==> flow/design.v <==
module dataPath(
	input IRload,JMPmux, PCload, Meminst, MemWr, Aload, Reset, Clock, Sub,In,
	input [1:0] Asel,
	input [7:0] Input,
	output Aeq0, Apos,
	output [4:0] Address,
	output wire [2:0] IR,
	output [7:0] Output, RAM_Q);
	instructionCycleOperation 	part1(IRload,JMPmux,PCload,Meminst,Clock,Reset,RAM_Q,IR,Address);
	memRAM						part2(Clock,In,Output,Address,MemWr,RAM_Q);
	instructionSetOperation		part3(Aload, Reset, Clock, Sub,Asel,Input,RAM_Q,Aeq0,Apos,Output);
endmodule 
module increment(
input[4:0] Input,
output reg [4:0] Output);
	always@(Input)
	Output = Input +1;
endmodule 
module instructionCycleOperation(
	input IRload,JMPmux,PCload,Meminst,Clock,Reset,
	input [7:0] D,
	output  [2:0] IR,
	output [4:0] Address);
	wire [7:0] IR1;
	wire [4:0] PC_in, PC, PC_increment;
	register #(.data_size(8)) eightBitsRegister(IRload, Clock, Reset, D, IR1);
	multiplexer #(.data_size(5)) JMP_mux(JMPmux,IR1[4:0],PC_increment,PC_in);
	register #(.data_size(5)) fiveBitsRegister(PCload, Clock, Reset, PC_in, PC);
	increment pc_increment(PC,PC_increment);
	multiplexer #(.data_size(5)) Meminst_mux(Meminst,IR1[4:0],PC,Address);
	assign IR = IR1[7:5];
endmodule 
module instructionSetOperation(
	input Aload, Reset, Clock, Sub,
	input [1:0] Asel,
	input [7:0] Input, Q,
	output reg Aeq0, Apos,
	output [7:0] Output);
	wire [7:0] muxOut1, muxOut2, subOut;
	multiplexer #(.data_size(8)) Asel_mux1(Asel[0:0],Input,subOut,muxOut1);
	multiplexer #(.data_size(8)) Asel_mux2(Asel[1:1],Q,muxOut1,muxOut2);
	sub add_sub(Sub, Output, Q, subOut);
	register #(.data_size(8)) ARegister(Aload, Clock, Reset, muxOut2, Output);
	always@(Output) begin
		if (Output == 0) Aeq0 = 1;
		else Aeq0 = 0;
		if (Output[7:7] == 1) Apos = 0;
		else Apos = 1;
	end 
endmodule 
module	memRAM(
	input	Clock, In,
	input 	[7:0] D,
	input 	[4:0] Address,
	input 	WE,
	output 	reg	[7:0] Q);
	reg [7:0] REGISTER [31:0];
	always @(posedge Clock)
	begin
		if(!In) begin
			REGISTER[5'b00000] <= 8'b10000000;
			REGISTER[5'b00001] <= 8'b00111110;
			REGISTER[5'b00010] <= 8'b10000000;
			REGISTER[5'b00011] <= 8'b00111111;
			REGISTER[5'b00100] <= 8'b00011110;
			REGISTER[5'b00101] <= 8'b01111111;
			REGISTER[5'b00110] <= 8'b10110000;
			REGISTER[5'b00111] <= 8'b11001100;
			REGISTER[5'b01000] <= 8'b00011111;
			REGISTER[5'b01001] <= 8'b01111110;
			REGISTER[5'b01010] <= 8'b00111111;
			REGISTER[5'b01011] <= 8'b11000100;
			REGISTER[5'b01100] <= 8'b00011110;
			REGISTER[5'b01101] <= 8'b01111111;
			REGISTER[5'b01110] <= 8'b00111110;
			REGISTER[5'b01111] <= 8'b11000100;
			REGISTER[5'b10000] <= 8'b00011110;
			REGISTER[5'b10001] <= 8'b11111111;
			REGISTER[5'b11110] <= 8'b00000000;
			REGISTER[5'b11111] <= 8'b00000000;
		end
		else begin
			if(!WE)	Q <= REGISTER[Address];
			else	REGISTER[Address] <= D;
		end
	end
endmodule
module multiplexer
#(parameter data_size = 8)
(input selector,
input[data_size-1:0] input1, input2,
output reg [data_size-1:0] Output);
always@(selector, input1, input2) begin
	if(selector)
		Output = input1;
	else
		Output = input2;
	end
endmodule 
module register
	#(parameter data_size = 8)
(	input load, clock, reset,
	input [data_size-1:0] in,
	output reg [data_size-1:0] out);
	always@(posedge clock, posedge reset) begin
		if(reset) begin
			out <= 0;
		end
		else begin
			if(load) begin
				out <= in;
			end
			else begin
				out <= out;
			end
		end
	end
endmodule 
module sub(
	input Sub,
	input [7:0] in1, in2,
	output reg [7:0] Out);
	always@(in1,in2,Sub) begin
		if(!Sub) Out = in1 + in2;
		else 
			Out = in1 - in2;
	end 
endmodule 
# Step by step through the tools: dataPath

The steps from the RTL of dataPath to its reports follow in flow order.
Line numbers count from 1 in the design file above.
Operators: Yosys type, input widths -> output width; for muxes data width and select width s.
A cell with - has no value.

Top: dataPath
Clock port: Clock
Cell library: sky130hd
Timing corner: tt_025C_1v80

# After elaboration

Yosys after proc, flatten, opt, wreduce and memory -nomap, before mapping. Enables and synchronous resets that opt folds into registers are not counted as muxes. Memory bits, and registers merged into a memory's read port (data or address), are not among the register bits. Print and check cells are not counted. Equal cells are merged and count once.
Memory sizes are those after Yosys's memory passes, which may raise the word count (mostly to a power of two), join words into wider ones and drop unused or constant bits.

Bitwise gates (word level): 1
Muxes and demuxes: 17
Add/sub/neg operators: 3
Reduce/logical cells: 3

Operators by type and width:

| cell                | count |
| $mux 8              | 6 |
| $mux 5              | 5 |
| $add 8x8->8         | 1 |
| $sub 8x8->8         | 1 |
| $logic_not 8->1     | 1 |
| $reduce_or 8->1     | 1 |
| $mux 1              | 6 |
| $add 5x1->5 const B | 1 |
| $reduce_and 2->1    | 1 |
| $not 1->1           | 1 |

Bits in writable memories: 256
Flip-flop bits (word level): 21
Memories: 1

Memories:

| name           | words | width | RTL line | RTL |
| part2.REGISTER | 32    | 8     | 57       | `reg [7:0] REGISTER [31:0];` |

# Longest topological paths

Yosys ltp: most cells in a row. Word level: on the elaborated netlist, between registers, memories and ports. Mapped: between sequential cells and ports; inverters and the memories' decode and read muxes count.

Depth in word-level cells: 4
ABC_AREA: 0
Mapped depth: 11
Depth with buffers taken out: 11

# After synthesis

Yosys stat after the flow's synthesis: flattened, memories mapped to cells. It holds for the ABC_AREA given above (unset counts as 0); a run with the other value may have another netlist.
The area totals of this step are shown rounded.

Buffer cells: 80
Sequential part of the area: 8,290 µm²
Flip-flops: 285
Synthesis area: 13,400 µm²
Cell count: 1,210

Cells by type:

| cell                      | count |
| sky130_fd_sc_hd__edfxtp_1 | 248 |
| sky130_fd_sc_hd__nand2_1  | 254 |
| sky130_fd_sc_hd__nor2_1   | 143 |
| sky130_fd_sc_hd__dfrtp_1  | 21 |
| sky130_fd_sc_hd__nand2b_1 | 66 |
| sky130_fd_sc_hd__dfxtp_1  | 16 |
| sky130_fd_sc_hd__mux2i_1  | 29 |
| sky130_fd_sc_hd__a22oi_1  | 32 |
| sky130_fd_sc_hd__clkbuf_1 | 57 |
| sky130_fd_sc_hd__a21oi_1  | 35 |
| sky130_fd_sc_hd__nand3_1  | 34 |
| sky130_fd_sc_hd__mux4_2   | 7 |
| sky130_fd_sc_hd__a311oi_1 | 16 |
| sky130_fd_sc_hd__a211oi_1 | 18 |
| sky130_fd_sc_hd__mux2_2   | 12 |
| sky130_fd_sc_hd__and3_1   | 19 |
| sky130_fd_sc_hd__o22ai_1  | 19 |
| sky130_fd_sc_hd__ha_1     | 9 |

Not listed: further types 38, cells in them 175.
By module: a second synthesis without flattening, with its own total; a netlist apart from the flattened one above.

Cells (unflattened synthesis): 823
Area (unflattened synthesis): 13,000 µm²

Rows give one instance, submodules left out.

Modules:

| module                    | times used | area (µm²) | cells | seq. area (µm²) |
| memRAM                    | 1          | 11,300     | 679   | 7,770 |
| register (data_size=8)    | 2          | 335        | 18    | 200 |
| sub                       | 1          | 424        | 58    | 0.0 |
| multiplexer (data_size=8) | 2          | 131        | 9     | 0.0 |
| register (data_size=5)    | 1          | 185        | 11    | 125 |
| multiplexer (data_size=5) | 2          | 56.3       | 5     | 0.0 |
| increment                 | 1          | 52.6       | 7     | 0.0 |
| instructionSetOperation   | 1          | 22.5       | 4     | 0.0 |
| dataPath                  | 1          | 0.0        | 0     | 0.0 |
| instructionCycleOperation | 1          | 0.0        | 0     | 0.0 |

# Timing after synthesis

Path of least setup slack by OpenSTA after synthesis, without wires, with an ideal clock, recovery checks aside; 20% of the period is set as input and as output delay. Where synthesis merged equal registers, the netlist keeps one of their names.

Path type: input port to flip-flop
Start point: input port Meminst
End point: memory part2.REGISTER[5][0]
Stages on the path: 6
Path delay: 2.020 ns
Input delay: 0.622 ns
Data arrival time: 2.258 ns
Launch time at the first pin: 0.622 ns
Library setup time: 0.384 ns
Period: 3.11 ns
Setup slack: 0.468 ns
Path buffers: 1
Period reached after synthesis: 2.642 ns

"path delay" = arrival - input delay + setup time.
"stages on the path": output pins that drive a net of the path, with the launching flip-flop's if there is one; two outputs of one cell count as two.
"period reached after synthesis" = period - worst setup slack (recovery checks aside). The figure is calculated, with input and output delays left at 20% of the set period.
The rows between start and end are the longest chain of elaborated cells between them; the timing report does not say that the signal goes this way. Where chains are equally long, one stands for them.
A line is the first line of the expression or statement that the cell stems from. Yosys adds cells for indexed reads and writes and turns some case tables into memories.

Cells stage by stage: sky130_fd_sc_hd__buf_6 sky130_fd_sc_hd__mux2i_2 sky130_fd_sc_hd__inv_2 sky130_fd_sc_hd__nor2_1 sky130_fd_sc_hd__nand2_1 sky130_fd_sc_hd__o21ai_0
Length of the longest elaborated chain: 4

RTL lines, path post-synthesis:

| element         | RTL line | RTL |
| start, declared | 2        | `input IRload,JMPmux, PCload, Meminst, MemWr, Aload, Reset, Clock, Sub,In,` |
| $mux 5          | 94       | `if(selector)` |
| $mux 5          | 83       | `if(!WE) Q <= REGISTER[Address];` |
| $mux 5          | 60       | `if(!In) begin` |
| $mux 5          | -        |  |
| end, declared   | 57       | `reg [7:0] REGISTER [31:0];` |

# Path in the finished layout

From the final timing report of run 2: the path of least setup slack in the routed layout; clock arrival at registers is part of the times.

Path type: flip-flop to flip-flop
Start point: register part1.eightBitsRegister.out[1]
End point: register part2.Q[6]
Launch time at the first pin: 0.56 ns
Setup slack: -0.76 ns
Data arrival time: 3.06 ns
Period: 2.01 ns
Library setup time: 0.28 ns
Stages on the path: 11
Path buffers: 3

The rows between start and end are the longest chain of elaborated cells between them; the timing report does not say that the signal goes this way. Where chains are equally long, one stands for them.
A register here has more assigning lines than the two given.

Cells stage by stage: sky130_fd_sc_hd__dfrtp_1 sky130_fd_sc_hd__mux2i_4 sky130_fd_sc_hd__clkinv_4 sky130_fd_sc_hd__buf_6 sky130_fd_sc_hd__buf_12 sky130_fd_sc_hd__buf_16 sky130_fd_sc_hd__mux2i_1 sky130_fd_sc_hd__mux2i_1 sky130_fd_sc_hd__a32o_2 sky130_fd_sc_hd__o31ai_4 sky130_fd_sc_hd__o221ai_1
Length of the longest elaborated chain: 1

RTL lines, path after layout:

| element         | RTL line | RTL |
| start, declared | 104      | `output reg [data_size-1:0] out);` |
| start, assigned | 111      | `out <= in;` |
| start, assigned | 114      | `out <= out;` |
| $mux 5          | 94       | `if(selector)` |
| end, declared   | 56       | `output reg [7:0] Q);` |

Record of 2 stored runs of the RTL-to-layout flow on dataPath, platform sky130hd. The runs are unordered. Constraints: input delay and output delay 20% of the set period each, output load 0.01 pF.
"reached clock period" means the clock period less the worst setup slack. The figure is calculated, with input and output delays left at 20% of the set period.
"worst path time": the worst setup path's part of the clock period (all of it between registers, 20% less for each end at a port) less its slack. A launch clock that arrives late makes it longer, a capture clock that arrives late makes it shorter.
"total power of the final layout" is the tool's figure for a default switching activity; nothing was simulated.
Values from the reports are rounded here.
Settings: . = not set for that run.
A result given as . is not shown for that run.

| name                                  | run 1 | run 2                  |
| period_ns                             | 3.86  | 2.01                   |
| CORE_UTILIZATION                      | 69    | 59                     |
| CORE_MARGIN                           | 6     | 2                      |
| CELL_PAD_IN_SITES_GLOBAL_PLACEMENT    | 1     | 0                      |
| ABC_AREA                              | 1     | 0                      |
| SLEW_MARGIN                           | 40    | 40                     |
| MIN_ROUTING_LAYER                     | met1  | met1                   |
| CAP_MARGIN                            | 20    | 20                     |
| SETUP_SLACK_MARGIN                    | .     | 0.33                   |
| PLACE_DENSITY_LB_ADDON                | .     | 0.17                   |
| CORE_ASPECT_RATIO                     | .     | 0.84                   |
| TNS_END_PERCENT                       | .     | 60                     |
| GPL_ROUTABILITY_DRIVEN                | .     | 1                      |
| die footprint (µm²)                   | .     | 23,900                 |
| worst slack on setup checks (ns)      | .     | -0.762                 |
| reached clock period (ns)             | .     | 2.772                  |
| worst path time (ns)                  | .     | 2.77                   |
| critical path kind                    | .     | flip-flop to flip-flop |
| standard-cell area after layout (µm²) | .     | 19,700                 |
| total power of the final layout (uW)  | .     | 21,100                 |
| utilization after layout (%)          | .     | 88.6                   |
| setup TNS (ns)                        | .     | -121                   |
| synthesis area (µm²)                  | .     | 13,400                 |

Run 1: not finished: placement ended with error GPL-0301
